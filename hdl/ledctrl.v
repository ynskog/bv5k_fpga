==> flow/design.v <==
module ledctrl
    (input clk, arstn,
     output [1:0] green,
     output [1:0] blue);
  reg [23:0] cyclecnt;
  reg [7:0] sagtannur;
  reg [7:0] lysnad;
  reg tick;
  always @(posedge clk,negedge arstn) begin
    if(arstn == 1'b0) begin
       cyclecnt <= 24'd0;
       tick <= 1'b0;
    end else begin
       tick <= 1'b0;
       cyclecnt <= cyclecnt + 1;
       if (cyclecnt == 250) begin
           tick <= 1'b1;
           cyclecnt <= 24'd0;
       end 
    end
  end
  always @(posedge clk,negedge arstn) begin
    if(arstn == 1'b0) begin
       sagtannur <= 8'd0;
       lysnad <= 8'd0;
    end else begin
       if(tick) sagtannur <= sagtannur + 1;
       if (sagtannur == 8'd0 && tick) lysnad <= lysnad + 1;
    end
  end
  assign green[0] = lysnad > sagtannur;
  assign blue[0] = lysnad > sagtannur;
  assign green[1] = lysnad < sagtannur;
  assign blue[1] = lysnad < sagtannur;
endmodule  
From RTL to reports: ledctrl
The steps from the RTL of ledctrl to its reports follow in flow order.
Lines are those of the file above, counted from 1.
Operators carry their Yosys type and port widths (W data, S select, Z words).
Cell names lack the library's common part.
{"block": "inputs", "top": "ledctrl", "clk_port": "clk", "lib": "sky130hd", "pvt_corner": "tt_025C_1v80"}

Word level
Counts by Yosys on the flattened word-level netlist (proc, flatten, opt, wreduce; memories kept). Register bits leave out memories and registers merged into their read ports (data or address); mux counts leave out enables and synchronous resets folded into registers. Print and check cells are left out. Cells with the same type and inputs are merged into one.
{"block": "word_totals", "wordCells": 14, "inputBits": 2, "ff_bits": 41, "out_inout_bits": 4}
{"block": "op_classes", "n_addsub": 3, "n_cmp": 2, "n_reduce_logical": 2, "n_mux": 2, "n_eq": 1}
{"block": "op_table", "op": "$add A24 B1 Y24 const B", "n": 1}
{"block": "op_table", "op": "$eq A24 B8 Y1 const B", "n": 1}
{"block": "op_table", "op": "$mux W24", "n": 1}
{"block": "op_table", "op": "$add A8 B1 Y8 const B", "n": 2}
{"block": "op_table", "op": "$gt A8 B8 Y1", "n": 1}
{"block": "op_table", "op": "$lt A8 B8 Y1", "n": 1}
{"block": "op_table", "op": "$logic_not A8 Y1", "n": 1}
{"block": "op_table", "op": "$logic_and A1 B1 Y1", "n": 1}
{"block": "op_table", "op": "$mux W1", "n": 1}

Logic depth
Depth = most cells in a row (Yosys ltp): at word level without a register or memory, in the mapped netlist without a sequential cell, where the memories' decode and read muxes count.
{"block": "depth", "ltp_word": 2, "ABC_AREA": 0, "mapped_depth": 7, "depth_no_buf": 6}

Mapped cells and area
Yosys stat after the flow's synthesis: flattened, memories mapped to cells. It holds for the ABC_AREA given above (unset counts as 0); a run with the other value may have another netlist.
{"block": "mapped", "cells": 197, "mapped_area_um2": 2219.6, "n_buf": 3, "seq_area_um2": 1026.0, "ff_cells": 41}
{"block": "by_type", "cell_type": "dfrtp_1", "n": 41, "area_total_um2": 1.03E+03}
{"block": "by_type", "cell_type": "ha_1", "n": 13, "area_total_um2": 162.656}
{"block": "by_type", "cell_type": "xnor2_1", "n": 18, "area_total_um2": 157.651}
{"block": "by_type", "cell_type": "xor2_1", "n": 17, "area_total_um2": 148.893}
{"block": "by_type", "cell_type": "inv_1", "n": 14, "area_total_um2": 52.55}
{"block": "by_type", "cell_type": "nand2_1", "n": 14, "area_total_um2": 52.55}
{"block": "by_type", "cell_type": "nor2_1", "n": 14, "area_total_um2": 52.55}
{"block": "by_type", "cell_type": "nand3_1", "n": 9, "area_total_um2": 45.043}
{"block": "by_type", "cell_type": "nor4_4", "n": 2, "area_total_um2": 42.541}
{"block": "by_type", "cell_type": "and3_1", "n": 6, "area_total_um2": 37.536}
{"block": "by_type", "cell_type": "nand4_1", "n": 6, "area_total_um2": 37.536}
{"block": "by_type", "cell_type": "nor4_2", "n": 3, "area_total_um2": 37.536}
{"block": "by_type", "cell_type": "nand3_4", "n": 2, "area_total_um2": 35.034}
{"block": "by_type", "cell_type": "nor3_2", "n": 3, "area_total_um2": 30.029}
{"block": "by_type", "cell_type": "nor4b_2", "n": 2, "area_total_um2": 30.029}
{"block": "by_type", "cell_type": "nor4_1", "n": 4, "area_total_um2": 25.024}
{"block": "by_type", "cell_type": "nand4_4", "n": 1, "area_total_um2": 21.27}
{"block": "by_type", "cell_type": "nand2_8", "n": 1, "area_total_um2": 20.019}
Not listed: further types 22, cells in them 27.

Worst setup path after synthesis
OpenSTA on the mapped netlist: ideal clock, no wires. The path of least setup slack (recovery checks aside). Input and output delay are each 20% of the period. Register names are those of the netlist, which keeps one name where synthesis merged equal registers.
{"block": "synth_path", "path_type": "reg2out", "start": "register sagtannur[1]", "end": "output port green[1]", "t_required_ns": 2.600, "output_delay_ns": 0.650, "launch_ns": 0.000, "delay_ns": 1.571, "path_slack_ns": 1.029, "path_stages": 8, "arrival_time_ns": 1.571, "n_path_buf": 1, "tclk_ns": 3.25, "period_less_setup_slack_ns": 2.221}
"delay_ns" = arrival - input delay + setup time.
A path that ends at an output port has no setup time.
"path_stages": output pins that drive a net of the path, with the launching flip-flop's if there is one; two outputs of one cell count as two.
"period_less_setup_slack_ns" is the clock period less the worst setup slack; recovery checks do not enter. This is arithmetic on one report: input and output delays are still those of the set period (20% each).
The rows between start and end are the longest chain of elaborated cells between them; the timing report does not say that the signal goes this way. Where chains are equally long, one stands for them.
Each line given opens the expression or statement behind the cell; cells for indexed reads and writes are added by Yosys, which also makes memories of some case tables.
{"block": "synth_between", "path_cell_list": "dfrtp_1 > inv_1 > ha_1 > nor2b_1 > o211ai_1 > a21oi_1 > nor3_1 > buf_4", "elab_chain_cells": 1, "cone_cells": 1, "cone_classes": "compare: 1"}
{"block": "synth_rtl", "item": "from (decl)", "line": 6, "source": "reg [7:0] sagtannur;"}
{"block": "synth_rtl", "item": "from (assign)", "line": 24, "source": "sagtannur <= 8'd0;"}
{"block": "synth_rtl", "item": "from (assign)", "line": 27, "source": "if(tick) sagtannur <= sagtannur + 1;"}
{"block": "synth_rtl", "item": "$lt A8 B8 Y1", "line": 33, "source": "assign green[1] = lysnad < sagtannur;"}
{"block": "synth_rtl", "item": "to (decl)", "line": 3, "source": "output [1:0] green,"}
Some nets on the timed path still bear RTL names; the line given drives or declares the net.
{"block": "synth_nets", "net": "blue[1]", "line": 34, "source": "assign blue[1] = lysnad < sagtannur;"}

Path in the finished layout
From the final timing report of entry A: the path of least setup slack in the routed layout; clock arrival at registers is part of the times.
{"block": "layout_path", "path_type": "reg2out", "start": "register sagtannur[1]", "end": "output port blue[0]", "path_slack_ns": -0.12, "launch_ns": 0.30, "path_stages": 8, "output_delay_ns": 0.46, "t_required_ns": 1.82, "tclk_ns": 2.28, "n_path_buf": 1, "arrival_time_ns": 1.94}
The rows between start and end are the longest chain of elaborated cells between them; the timing report does not say that the signal goes this way. Where chains are equally long, one stands for them.
{"block": "layout_between", "path_cell_list": "dfrtp_1 > inv_2 > ha_4 > nor2b_4 > o211ai_1 > a21oi_2 > o32a_1 > buf_2", "elab_chain_cells": 1, "cone_cells": 1, "cone_classes": "compare: 1"}
{"block": "layout_rtl", "item": "from (decl)", "line": 6, "source": "reg [7:0] sagtannur;"}
{"block": "layout_rtl", "item": "from (assign)", "line": 24, "source": "sagtannur <= 8'd0;"}
{"block": "layout_rtl", "item": "from (assign)", "line": 27, "source": "if(tick) sagtannur <= sagtannur + 1;"}
{"block": "layout_rtl", "item": "$gt A8 B8 Y1", "line": 32, "source": "assign blue[0] = lysnad > sagtannur;"}
{"block": "layout_rtl", "item": "to (decl)", "line": 4, "source": "output [1:0] blue);"}

Appendix: measured runs

ledctrl through Yosys and OpenROAD on sky130hd: 2 stored runs, unordered, with their settings and measured results. The constraints put input and output delay at 20% of the set period each and load the outputs with 0.01 pF.
"period_less_ws_ns" means the clock period less the worst setup slack. The figure is calculated, with input and output delays left at 20% of the set period.
By "worst_path_ns" is meant the share of the clock period that the worst setup path is allowed (20% is reserved at inputs, 20% at outputs), minus its slack. Clock arrival times at its registers enter into it.
"total_power_w" is the tool's figure for a default switching activity; nothing was simulated.

Entry A
==> flow/run.sh <==
#!/bin/bash
# the make line also repeats the synthesis and layout settings of config.mk as NAME=value (left out here)
make -C /OpenROAD-flow-scripts/flow DESIGN_CONFIG=/design/flow/config.mk WORK_HOME=/design/flow/orfs CLKGATE_MAP_FILE= finish
==> flow/config.mk <==
export PLATFORM = sky130hd
export DESIGN_NAME = ledctrl
export DESIGN_NICKNAME = ledctrl
export VERILOG_FILES = /design/flow/design.v
export SDC_FILE = /design/flow/constraint.sdc
export NUM_CORES = 4
export LEC_CHECK = 0
export CAP_MARGIN = 20
export CELL_PAD_IN_SITES_DETAIL_PLACEMENT = 2
export CORE_MARGIN = 2
export CORE_UTILIZATION = 45
export CTS_CLUSTER_DIAMETER = 371
export GPL_ROUTABILITY_DRIVEN = 1
export SLEW_MARGIN = 20
export TNS_END_PERCENT = 30
==> flow/constraint.sdc <==
create_clock -name core_clock -period 2.28 [get_ports {clk}]
set_input_delay 0.4560 -clock core_clock [delete_from_list [all_inputs] [get_ports {clk}]]
set_output_delay 0.4560 -clock core_clock [all_outputs]
set_load 0.01 [all_outputs]

==> results of entry A, as JSON <==
{
  "period_less_ws_ns": 2.395,
  "finalCellArea_um2": 2554.9,
  "total_power_w": 0.001316,
  "worst_path_ns": 1.94,
  "worst_path_kind": "reg2out",
  "ws_setup_ns": -0.115,
  "die_um2": 5510.1,
  "synthesis_area_um2": 2219.6
}

Entry B
==> flow/run.sh <==
#!/bin/bash
# the make line also repeats the synthesis and layout settings of config.mk as NAME=value (left out here)
make -C /OpenROAD-flow-scripts/flow DESIGN_CONFIG=/design/flow/config.mk WORK_HOME=/design/flow/orfs CLKGATE_MAP_FILE= finish
==> flow/config.mk <==
export PLATFORM = sky130hd
export DESIGN_NAME = ledctrl
export DESIGN_NICKNAME = ledctrl
export VERILOG_FILES = /design/flow/design.v
export SDC_FILE = /design/flow/constraint.sdc
export NUM_CORES = 4
export LEC_CHECK = 0
export CAP_MARGIN = 10
export CELL_PAD_IN_SITES_DETAIL_PLACEMENT = 2
export CORE_MARGIN = 2
export CORE_UTILIZATION = 39
export CTS_CLUSTER_DIAMETER = 149
export CTS_CLUSTER_SIZE = 62
export GPL_TIMING_DRIVEN = 1
export MAX_ROUTING_LAYER = met4
export PLACE_DENSITY_LB_ADDON = 0.2
export SETUP_SLACK_MARGIN = 0.03
export SLEW_MARGIN = 20
==> flow/constraint.sdc <==
create_clock -name core_clock -period 2.06 [get_ports {clk}]
set_input_delay 0.4120 -clock core_clock [delete_from_list [all_inputs] [get_ports {clk}]]
set_output_delay 0.4120 -clock core_clock [all_outputs]
set_load 0.01 [all_outputs]

==> results of entry B, as JSON <==
{
  "period_less_ws_ns": 2.258,
  "finalCellArea_um2": 2622.5,
  "total_power_w": 0.00137,
  "worst_path_ns": 1.85,
  "worst_path_kind": "reg2out",
  "ws_setup_ns": -0.198,
  "die_um2": 6310.7,
  "synthesis_area_um2": 2219.6
}
