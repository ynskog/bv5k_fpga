==> flow/design.v <==
module adc_if
    #(parameter MCLK_DIV=36)
    (input clk, arstn,
    output logic mclk, scka,sckb, sdi, sync,
    input logic drl,busy,sdoa,sdob,
    input logic [15:0] downsampling,  
    input logic enable,
    output logic mbusy,
    input logic [9:0] ctrlword,
    input logic ldctrl,  
    output logic [31:0] douta,
    output logic [31:0] doutb,
    output logic valida, validb);
    logic [4:0] bitcnt_rg;
    logic [11:0] ctrlword_rg;
    logic [5:0] sampleCnt;
    logic [15:0] readoutCnt;
    logic sampleTrigger;
    logic cfgTrigger;
    logic readoutTrigger;
    typedef enum {idle_s, sample_s, convert_s, program_s, busy_s, 
          rdlow_s, rdhigh_s, prglow_s, prghigh_s, done_s, wait_prog_s } states_t;
    states_t state_rg;
    always_ff @(posedge clk,negedge arstn) begin
        if(arstn == 1'b0) begin
            mclk <= 1'b0;
        end else begin
            mclk <= 1'b0;
            if((enable && sampleTrigger) || cfgTrigger) begin
                mclk <= 1'b1;
            end
        end
    end
    always_ff @(posedge clk,negedge arstn) begin
        if(arstn == 1'b0) begin
            sampleCnt     <= 6'd0;
            sampleTrigger <= 1'b0;
        end else begin
            sampleTrigger <= 1'b0;
            if (sampleCnt  == MCLK_DIV-1) begin
                sampleTrigger <= 1'b1;
                sampleCnt     <= 6'd0;
            end else begin
                sampleCnt     <= sampleCnt + 1;
            end
        end
    end
    always_ff @(posedge clk,negedge arstn) begin
        if(arstn == 1'b0) begin
            readoutCnt     <= 16'd0;
            readoutTrigger <= 1'b0;
        end else begin
            readoutTrigger <= 1'b0;
            if(sampleTrigger && enable) begin
                if(readoutCnt == downsampling-1) begin
                    readoutTrigger <= 1'b1;
                    readoutCnt     <= 16'd0;
                end else begin
                    readoutCnt <= readoutCnt + 1;
                end
            end
        end
    end
    always_ff @(posedge clk,negedge arstn) begin
        if(arstn == 1'b0) begin
            bitcnt_rg   <= 6'b0;
            state_rg    <= idle_s;
            sdi         <= 1'b0;
            scka        <= 1'b0;
            sckb        <= 1'b0;
            doutb       <= 32'b0;
            douta       <= 32'b0;
            valida      <= 1'b0;
            validb      <= 1'b0;
            ctrlword_rg <= 10'b0;
            sync        <= 1'b0;
            cfgTrigger  <= 1'b0;
        end else begin
            valida <= 1'b0;
            validb <= 1'b0;
            sync   <= 1'b0;
            cfgTrigger <= 1'b0;
            case(state_rg) 
                idle_s : begin
                    bitcnt_rg <= 6'b0;
                    if(ldctrl) begin
                        bitcnt_rg <= 6'd12;
                        ctrlword_rg <= {2'b10,ctrlword};
                        state_rg <= wait_prog_s;
                        cfgTrigger <= 1'b1;  
                    end else if(enable && sampleTrigger) begin
                        state_rg <= convert_s;
                    end
                end
                wait_prog_s: begin
                    if(busy) state_rg <= program_s;
                end
                program_s : begin
                    if(~busy) begin
                        sdi <= ctrlword_rg[bitcnt_rg-1];
                        bitcnt_rg <= bitcnt_rg - 1;
                        state_rg <= prghigh_s;
                    end
                end
                prghigh_s: begin
                    scka     <= 1'b1;
                    state_rg <= prglow_s;
                end
                prglow_s: begin
                    scka     <= 1'b0;
                    if (bitcnt_rg == 6'd0) begin
                        state_rg  <= idle_s;
                    end else begin
                        state_rg  <= prghigh_s;
                        sdi       <= ctrlword_rg[bitcnt_rg-1];
                        bitcnt_rg <= bitcnt_rg - 1;
                    end
                end
                convert_s: begin
                   if(readoutTrigger) begin
                    bitcnt_rg <= 6'd32;
                    state_rg <= busy_s;
                   end else begin
                     state_rg <= idle_s;
                   end
               end
               busy_s: begin
                if(~drl) begin
                    state_rg <= rdhigh_s;
                    sync <= 1'b1;
                end
               end
               rdhigh_s: begin
                scka <= 1'b1;
                douta[bitcnt_rg-1] <= sdoa;
                bitcnt_rg <= bitcnt_rg - 1;
                state_rg <= rdlow_s;
               end
               rdlow_s: begin
                scka <= 1'b0;
                if(bitcnt_rg == 32'd0) begin
                    valida <= 1'b1;
                    state_rg <= idle_s;
                end else begin
                    state_rg <= rdhigh_s;
                end
               end
            endcase  
        end
    end
endmodule
From RTL to reports: adc_if
What the tools print for adc_if, step after step.
Line numbers count from 1 in the design file above.
Operators: Yosys type, input widths -> output width; for muxes data width and select width s.
Cell names lack the library's common part.
The mark n/a stands for no value.

design
  top = adc_if
  clock port = clk
  library = sky130hd
  timing corner = tt_025C_1v80

Word level
Yosys after proc, flatten, opt, wreduce and memory -nomap, before mapping. Memory bits, and registers merged into a memory's read port (data or address), are not among the register bits. Print and check cells are not counted. Equal cells are merged and count once.

operators by class
  reductions and logical operators = 14
  eq/ne operators = 16
  add/subtract/negate cells = 5
  multiplexer cells = 30
  bitwise gates (word level) = 3
  shift-type cells = 3

operators with widths
  cell                     number
  $pmux 32 s9              1
  $mux 32                  5
  $eq 32x3->1 const B      4
  $eq 32x2->1 const B      2
  $eq 32x4->1 const B      2
  $shift 1x33->32          1
  $shift 1x33->32 const A  1
  $neg 32->33              1
  $shiftx 12x32->1         1
  $eq 16x32->1             1
  $and 32x32->32           1
  $or 32x32->32            1
  $not 32->32              1
  $logic_not 32->1         1
  $pmux 5 s5               1
  $sub 16x1->17 const B    1
  $add 16x1->16 const B    1
  $mux 16                  1
  $mux 5                   3
  $mux 1                   12
  $ne 2x2->1 const B       5
  $reduce_bool 9->1        1
  $mux 4                   2
  $sub 5x1->6 const B      1
  $add 6x1->6 const B      1
  $eq 6x6->1 const B       1
  $mux 6                   1
  $mux 3                   2

Other operator kinds: 12; their cells: 15.

storage and ports
  cells after elaboration = 85
  output and inout bits = 72
  input port bits = 34
  flip-flop bits (word level) = 110

Depth
Yosys ltp: most cells in a row. Word level: on the elaborated netlist, between registers, memories and ports. Mapped: between sequential cells and ports; inverters and the memories' decode and read muxes count.

logic depth
  depth after elaboration = 6
  ABC_AREA = 0
  depth in mapped cells = 17
  depth with buffers taken out = 15

Synthesis result
The flow's flattened synthesis, as Yosys stat reports it; memories are mapped. The netlist is that of the ABC_AREA named above (0 if unset); the other value can give another one.
Totals and module areas in this step are rounded.

cells by type
  type     number
  dfrtp_1  86
  mux2_2   30
  buf_4    36
  xnor2_1  24
  ha_1     15
  nand3_1  33
  mux2_1   14
  xor2_1   17
  nor3_1   29
  nor2_1   32
  nand2_1  31
  a21oi_2  10
  o21ai_0  16
  inv_1    18
  a21oi_1  13
  and2_1   10
  and3_1   10
  nand4_1  9

Other cell types: 50; their cells: 109.

synthesis totals
  flip-flops = 87
  mapped area = 5386 sq um
  cells in the netlist = 542
  buffer cells = 58

Worst setup path after synthesis
OpenSTA on the mapped netlist: ideal clock, no wires. The path of least setup slack (recovery checks aside). Input and output delay are each 20% of the period. Register names are those of the netlist, which keeps one name where synthesis merged equal registers.

timing after synthesis
  kind = flip-flop to flip-flop
  start point = register bitcnt_rg[0]
  end point = register douta[24]
  setup time = 125 ps
  slack = 596 ps
  arrival time = 3720 ps
  stages on the path = 18
  launch time at the first pin = 0 ps
  path delay = 3845 ps
  data required time = 4315 ps
  clock period = 4440 ps
  synthesis period reached = 3844 ps

"path delay" = arrival - input delay + setup time.
"stages on the path" counts driving pins, that of a launching flip-flop among them; a cell with two outputs on the path counts twice.
"synthesis period reached" is the clock period less the worst setup slack; recovery checks do not enter. This is arithmetic on one report: input and output delays are still those of the set period (20% each).
Between the ends stands the longest chain of elaborated cells between them, by number of cells; it is not shown to be the way that was timed. Of several equally long chains one is given.
Each line given opens the expression or statement behind the cell; cells for indexed reads and writes are added by Yosys, which also makes memories of some case tables.
A register here has more assigning lines than the two given.
Lines with a computed index may be missing from the assigning lines.

between the ends, after synthesis
  cell sequence = dfrtp_1 -> clkbuf_1 -> inv_1 -> ha_1 -> clkbuf_1 -> inv_1 -> o21ai_0 -> o21ai_0 -> nor2_1 -> and2_1 -> inv_1 -> ha_1 -> nor4_1 -> nand4_1 -> a21boi_1 -> and3_1 -> nor3b_1 -> mux2_2
  length of the longest elaborated chain = 6
  elaborated cells on any way between the ends = 7
  those cells by class = 2 x add/sub; 2 x shift; 3 x logic

ends and longest elaborated chain, after synthesis
  item             line  RTL
  from (decl)      14    logic [4:0] bitcnt_rg;
  from (assign)    101   bitcnt_rg <= bitcnt_rg - 1;
  from (assign)    116   bitcnt_rg <= bitcnt_rg - 1;
  $sub 5x1->6      135   douta[bitcnt_rg-1] <= sdoa;
  $neg 32->33      135
  $shift 1x33->32  135
  $not 32->32      135
  $and 32x32->32   135
  $or 32x32->32    135
  to (assign)      72    douta       <= 32'b0;
  to (decl)        11    output logic [31:0] douta,

Path in the finished layout
Path of least setup slack in the final report of stored run 1 (OpenROAD, finished layout, wires in). Where an end is a register, its clock arrival counts in the times.
The path's times are printed in steps of 10 ps; the period is the one set.

timing after layout
  kind = input port to flip-flop
  start point = input port downsampling[0]
  end point = register readoutCnt[2]
  clock period = 4770 ps
  setup time = 140 ps
  arrival time = 3730 ps
  data required time = 4960 ps
  input delay = 950 ps
  launch time at the first pin = 950 ps
  stages on the path = 10
  slack = 1230 ps

Between the ends stands the longest chain of elaborated cells between them, by number of cells; it is not shown to be the way that was timed. Of several equally long chains one is given.
A register here has more assigning lines than the two given.

between the ends, after layout
  cell sequence = clkdlybuf4s50_1 -> inv_1 -> ha_1 -> or4b_4 -> a2111oi_4 -> a31o_2 -> a211oi_2 -> nor4_4 -> buf_4 -> a21oi_1
  length of the longest elaborated chain = 3
  elaborated cells on any way between the ends = 3
  RTL lines with such cells = 1
  those cells by class = 1 x add/sub; 1 x eq/ne; 1 x mux

ends and longest elaborated chain, after layout
  item           line  RTL
  from (decl)    6     input logic [15:0] downsampling,
  $sub 16x1->17  55    if(readoutCnt == downsampling-1) begin
  $eq 16x32->1   55
  $mux 16        55
  to (assign)    57    readoutCnt     <= 16'd0;
  to (assign)    59    readoutCnt <= readoutCnt + 1;
  to (decl)      17    logic [15:0] readoutCnt;

Hand-over note for adc_if

adc_if through Yosys and OpenROAD on sky130hd: 2 stored runs, unordered, with their settings and measured results. The constraints put input and output delay at 20% of the set period each and load the outputs with 0.01 pF.
"period achieved" is the run's clock period less its worst setup slack. It is reckoned from that one timing run; input and output delays stay at 20% of the period that was set.
"time of the worst setup path": the worst setup path's part of the clock period (all of it between registers, 20% less for each end at a port) less its slack. A launch clock that arrives late makes it longer, a capture clock that arrives late makes it shorter.
By "power consumption" is meant OpenSTA's value without simulated activity: inputs other than the clock are taken to toggle once in ten clock periods, and the tool carries that through the logic.
"time of the worst setup path" is known to 10 ps.
Results are given in rounded form.
Among the settings, n/a means not set for that run.

name                                      stored run 1             stored run 2
period_ns                                 4.77                     4.5
SETUP_SLACK_MARGIN                        1.04                     1.19
CAP_MARGIN                                20                       35
CORE_MARGIN                               2                        2
CORE_UTILIZATION                          40                       31
SLEW_MARGIN                               20                       35
PLACE_DENSITY_LB_ADDON                    n/a                      0.09
CELL_PAD_IN_SITES_GLOBAL_PLACEMENT        n/a                      0
GPL_TIMING_DRIVEN                         n/a                      0
GPL_ROUTABILITY_DRIVEN                    n/a                      1
MIN_ROUTING_LAYER                         n/a                      met1
MAX_ROUTING_LAYER                         n/a                      met4
die size (sq um)                          14410                    18450
standard-cell area after routing (sq um)  6514                     7533
worst hold slack after layout (ps)        379                      393
time of the worst setup path (ps)         2590                     3450
class of the worst setup path             input port to flip-flop  flip-flop to flip-flop
power consumption (uW)                    2619                     3518
final design utilization (%)              49.4                     44.0
worst slack on setup checks (ps)          1228                     1048
post-route setup TNS (ps)                 0                        0
period achieved (ps)                      3542                     3452
chip area in the Yosys report (sq um)     5386                     5386

End of note.
