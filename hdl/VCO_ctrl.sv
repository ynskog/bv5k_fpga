==> flow/design.v <==
module VCO_ctrl 
  #(parameter TICK_DELAY = 1,
    parameter DATA_WIDTH = 12,
    parameter P1_MAX = 1024,  
    parameter P2_MAX = 2024,  
    parameter P1_STEP_UP = 2, 
    parameter P1_STEP_DOWN = 2, 
    parameter P2_STEP_UP = 2,
    parameter P2_STEP_DOWN = 2) 
  (input logic clk, arstn,
   input logic enable,
   output logic mosi,
   output logic sck, 
   output logic csn,
   output logic clrn);
   logic [15:0] tickcnt;
   logic vco_load;
   logic [DATA_WIDTH-1:0] vco_volt;
   logic tick;
   typedef enum {idle_s, p1_rise_s, p1_fall_s,p2_rise_s,p2_fall_s} states_t;
   states_t state_rg;
   spiMasterWrite #(.DATA_WIDTH(16)) u_AgcCtrl (
      .clk(clk), 
      .arstn(arstn),
      .wdat({vco_volt,4'b0000}),
      .load(vco_load),
      .sck(sck),
      .mosi(mosi),
      .csn(csn));
   always_ff @(posedge clk,negedge arstn) begin
     if(arstn == 1'b0) begin
       tickcnt <= 0;
       tick <= '0;
     end else begin
       tick <= '0;
       if (tickcnt == TICK_DELAY) begin
         tickcnt <= 0;
         tick <= '1;
       end else begin
         tickcnt <= tickcnt + 1;
       end
     end
   end
   always_ff @(posedge clk,negedge arstn) begin
     if(arstn == 1'b0) begin
       vco_load <= '0;
       vco_volt <= 0;
       state_rg <= idle_s;
       clrn <= '0;
     end else begin 
       vco_load <= '0;
       clrn <= '1;
       case(state_rg)
        idle_s: begin
          clrn <= '0;
          if(enable) state_rg <= p1_rise_s;
          vco_volt <= 0;
          vco_load <= '1;
        end 
        p1_rise_s: begin
          if(tick) begin
            vco_volt <= vco_volt + P1_STEP_UP;
            if(vco_volt + P1_STEP_UP >= P1_MAX) begin
              state_rg <= p1_fall_s;
            end
            vco_load <= '1;
          end
        end
        p1_fall_s: begin
          if(tick) begin
            if(vco_volt <= P1_STEP_DOWN) begin
              vco_volt <= 0;
              state_rg <= p2_rise_s;
            end else begin
              vco_volt <= vco_volt - P1_STEP_DOWN;
            end  
            vco_load <= '1;
          end
        end
        p2_rise_s: begin
          if(tick) begin
            vco_volt <= vco_volt + P2_STEP_UP;
            if(vco_volt + P2_STEP_UP >= P2_MAX) begin
              state_rg <= p2_fall_s;
            end
            vco_load <= '1;
          end
        end 
        p2_fall_s: begin
          if(tick) begin
            if(vco_volt <= P2_STEP_DOWN) begin
              vco_volt <= 0;
              state_rg <= enable ? p1_rise_s : idle_s;
            end else begin
              vco_volt <= vco_volt - P2_STEP_DOWN;
            end  
            vco_load <= '1;
          end
        end 
      endcase  
    end
  end
endmodule
module spiMasterWrite
    #(parameter DATA_WIDTH=16,
      parameter CSNPOL = 1'b0,
      parameter DPOL = 1'b1,
      parameter CPOL = 1'b1)
    (input clk, arstn,
     input [DATA_WIDTH-1:0] wdat,
     input load,
     output reg busy,
     output reg sck, mosi, csn); 
    reg [4:0] bitcnt_rg;
    reg [DATA_WIDTH-1:0] wdat_rg;
    reg busy_reg;
    reg [2:0] state_rg;
    parameter idle_s=0, start_s=1, high_s=2, low_s=3, done_s=4;
    always @(posedge clk,negedge arstn) begin
        if(arstn == 1'b0) begin
            bitcnt_rg <= 5'b0;
            state_rg <= idle_s;
            csn  <= ~CSNPOL;
            mosi <= ~DPOL;
            sck  <= ~CPOL;
        end else begin
            case(state_rg)
                idle_s: begin
                    csn <= ~CSNPOL;
                    if(load) begin
                        state_rg <= start_s;
                        wdat_rg  <= wdat;
                        csn <= CSNPOL;
                        bitcnt_rg <= 5'b0;
                    end
                end
                start_s: begin
                    mosi <= wdat_rg[DATA_WIDTH-1];
                    state_rg <= high_s;
                end
                high_s: begin
                    sck <= CPOL;
                    state_rg <= low_s;
                    wdat_rg <= {wdat_rg[DATA_WIDTH-2:0], 1'b0};
                    bitcnt_rg <= bitcnt_rg + 1;
                end
                low_s: begin
                    sck <= ~CPOL;
                    mosi <= wdat_rg[DATA_WIDTH-1];
                    if (bitcnt_rg == DATA_WIDTH) begin
                        state_rg <= done_s;
                    end else begin
                        state_rg <= high_s;
                    end
                end
                done_s: state_rg <= idle_s;  
            endcase  
        end
    end
endmodule
# From RTL to reports: VCO_ctrl
# The steps from the RTL of VCO_ctrl to its reports follow in flow order.
# Line numbers count from 1 in the design file above.
# Library cell names are shortened.
# Not given: n/a
[design]
top = "VCO_ctrl"
clock = "clk"
lib = "sky130hd"
corner = "tt_025C_1v80"

# After elaboration
# Counts by Yosys on the flattened word-level netlist (proc, flatten, opt, wreduce; memories kept). Register bits leave out memories and registers merged into their read ports (data or address). Print and check cells are left out. Cells with the same type and inputs are merged into one.
[bits]
register_bits = 90
input_bits = 3
out_inout_bits = 4
wordCells = 85
[classes]
n_addsub = 4
cmp = 3
eq_ne = 22
mux = 29
reduce_logical = 15
[ops]
columns = ["operator", "n"]
rows = [
  ["two-way mux 32 bit", 9],
  ["case mux 32 bit (select 5 bit)", 1],
  ["equality test 32 x 2 -> 1 bit with constant B", 2],
  ["case mux 12 bit (select 3 bit)", 1],
  ["two-way mux 12 bit", 3],
  ["equality test 32 x 1 -> 1 bit with constant B", 1],
  ["greater-or-equal comparator 32 x 11 -> 1 bit with constant B", 1],
  ["equality test 32 x 3 -> 1 bit with constant B", 1],
  ["logical NOT 32 bit", 1],
  ["case mux 16 bit (select 2 bit)", 1],
  ["two-way mux 16 bit", 2],
  ["!= test 2 bit with constant B", 10],
  ["adder 16 x 1 -> 16 bit with constant B", 1],
  ["equality test 16 x 1 -> 1 bit with constant B", 1],
  ["case mux 3 bit (select 5 bit)", 1],
  ["adder 12 x 2 -> 13 bit with constant B", 1],
  ["greater-or-equal comparator 13 x 11 -> 1 bit with constant B", 1],
  ["subtractor 12 x 2 -> 12 bit with constant B", 1],
  ["less-or-equal comparator 12 x 2 -> 1 bit with constant B", 1],
  ["AND reduction 10 bit", 1],
  ["nonzero test 5 bit", 2],
  ["case mux 5 bit (select 2 bit)", 1],
  ["OR reduction 2 bit", 3],
  ["equality test 3 x 2 -> 1 bit with constant B", 2],
  ["AND reduction 3 bit", 2],
  ["two-way mux 3 bit", 2],
  ["adder 5 x 1 -> 5 bit with constant B", 1],
  ["equality test 5 bit with constant B", 1],
]
# Other operator kinds: 10; their cells: 18.

# Depth
# Depth = most cells in a row (Yosys ltp): at word level without a register or memory, in the mapped netlist without a sequential cell, where the memories' decode and read muxes count.
[logic_depth]
word_depth = 5
abc_area = 1
depth_mapped = 12
ltp_nobuf = 12

# Netlist
# Yosys stat after the flow's synthesis: flattened, memories mapped to cells. It holds for the ABC_AREA given above (unset counts as 0); a run with the other value may have another netlist.
# Totals and module areas in this step are rounded.
[synth_totals]
stdcells = 389
mapped_area_um2 = 3150
flip_flops = 59
n_buf = 9
[types]
columns = ["cell_type", "n", "area_total_um2"]
rows = [
  ["dfrtp_1", 45, 1126.08],
  ["edfxtp_1", 11, 330.317],
  ["nand2_1", 82, 307.795],
  ["nor2_1", 52, 195.187],
  ["inv_1", 47, 176.419],
  ["nand3_1", 28, 140.134],
  ["xor2_1", 16, 140.134],
  ["o21ai_0", 22, 110.106],
  ["a21oi_1", 21, 105.101],
  ["ha_1", 7, 87.584],
  ["dfstp_2", 3, 78.826],
  ["nand4_1", 11, 68.816],
  ["nor2_2", 5, 31.28],
  ["buf_2", 6, 30.029],
  ["nor3_1", 5, 25.024],
  ["nor4_1", 4, 25.024],
  ["nor2_4", 2, 22.522],
  ["xnor2_1", 2, 17.517],
]
# Not listed: further types 15, cells in them 20.

# Path before layout
# Path of least setup slack by OpenSTA after synthesis, without wires, with an ideal clock, recovery checks aside; 20% of the period is set as input and as output delay. Where synthesis merged equal registers, the netlist keeps one of their names.
[synth_path]
kind = "register -> register"
startpoint = "register u_AgcCtrl.state_rg"
endpoint = "register u_AgcCtrl.wdat_rg[10]"
period_ns = 2.71
setup_time_ns = 0.378
t_first_pin_ns = 0.000
t_arrival_ns = 1.122
required_time_ns = 2.332
slack_ns = 1.210
path_delay_ns = 1.500
driving_pins = 3
n_path_buf = 0
period_less_setup_slack_ns = 1.5
# "path_delay_ns" is the arrival time less input delay plus setup time.
# "driving_pins": output pins that drive a net of the path, with the launching flip-flop's if there is one; two outputs of one cell count as two.
# "period_less_setup_slack_ns" = period - worst setup slack (recovery checks aside). The figure is calculated, with input and output delays left at 20% of the set period.
# An end named without its bit number is one bit of that signal or, where synthesis recoded a state register, one of its new flip-flops.
# A register here has more assigning lines than the two given.
[synth_via]
cell_sequence = "dfstp_2 > o21ai_0 > nor2_1"
[synth_rtl]
columns = ["element", "line", "rtl"]
rows = [
  ["start: declaration", 117, "reg [2:0] state_rg;"],
  ["start: assignment", 122, "state_rg <= idle_s;"],
  ["start: assignment", 131, "state_rg <= start_s;"],
  ["end: assignment", 132, "wdat_rg  <= wdat;"],
  ["end: assignment", 144, "wdat_rg <= {wdat_rg[DATA_WIDTH-2:0], 1'b0};"],
  ["end: declaration", 115, "reg [DATA_WIDTH-1:0] wdat_rg;"],
]
# No chain of elaborated cells between the ends is given.

# Worst path after layout
# Path of least setup slack in the final report of run A (OpenROAD, finished layout, wires in). Where an end is a register, its clock arrival counts in the times.
[layout_path]
kind = "register -> register"
startpoint = "register vco_volt[1]"
endpoint = "register vco_volt[10]"
period_ns = 1.41
setup_time_ns = 0.11
t_first_pin_ns = 0.32
t_arrival_ns = 1.79
required_time_ns = 1.63
slack_ns = -0.16
driving_pins = 10
n_path_buf = 2
# Between the ends stands the longest chain of elaborated cells between them, by number of cells; it is not shown to be the way that was timed. Of several equally long chains one is given.
# A line is the first line of the expression or statement that the cell stems from. Yosys adds cells for indexed reads and writes and turns some case tables into memories.
# A register here has more assigning lines than the two given.
[layout_via]
cell_sequence = "dfrtp_2 > buf_12 > clkinv_8 > nand3_4 > inv_4 > buf_6 > nand4_1 > xor2_2 > a21oi_2 > nor2_1"
elab_chain_cells = 4
[layout_rtl]
columns = ["element", "line", "rtl"]
rows = [
  ["start: declaration", 18, "logic [DATA_WIDTH-1:0] vco_volt;"],
  ["start: assignment", 62, "vco_volt <= vco_volt + P1_STEP_UP;"],
  ["start: assignment", 75, "vco_volt <= vco_volt - P1_STEP_DOWN;"],
  ["subtractor 12 x 2 -> 12 bit", 75, ""],
  ["two-way mux 12 bit", 71, "if(vco_volt <= P1_STEP_DOWN) begin"],
  ["two-way mux 12 bit", 70, "if(tick) begin"],
  ["case mux 12 bit (select 3 bit)", 53, "case(state_rg)"],
  ["end: assignment", 62, ""],
  ["end: assignment", 75, ""],
  ["end: declaration", 18, ""],
]

# 2 stored runs of VCO_ctrl in the flow (synthesis by Yosys, layout by OpenROAD, sky130hd cells), in arbitrary order. Constraints: input delay and output delay 20% of the set period each, output load 0.01 pF.
# By "worst_path_ns" is meant the share of the clock period that the worst setup path is allowed (20% is reserved at inputs, 20% at outputs), minus its slack. Clock arrival times at its registers enter into it.
# The measured numbers are rounded.

[[run]]
name = "run A"
[run.settings]
period_ns = 1.41
CORE_UTILIZATION = 22
PLACE_DENSITY = 0.66
CORE_MARGIN = 5
CELL_PAD_IN_SITES_DETAIL_PLACEMENT = 0
ABC_AREA = 1
GPL_TIMING_DRIVEN = 1
GPL_ROUTABILITY_DRIVEN = 1
CAP_MARGIN = 15
SLEW_MARGIN = 25
MIN_ROUTING_LAYER = "met2"
[run.results]
finish.stdcell_area_um2 = 4630
setup_worst_slack_ns = -0.164
worst_path_ns = 1.57
worst_setup_path_type = "register -> register"
design.die.area_um2 = 16800
post_synth_area_um2 = 3150

[[run]]
name = "run B"
[run.settings]
period_ns = 1.84
CORE_UTILIZATION = 50
SETUP_SLACK_MARGIN = 0.04
CORE_MARGIN = 4
CELL_PAD_IN_SITES_GLOBAL_PLACEMENT = 3
CTS_CLUSTER_SIZE = 15
CAP_MARGIN = 0
SLEW_MARGIN = 35
MIN_ROUTING_LAYER = "met1"
[run.results]
outcome = "not finished: placement ended with error GPL-0301"
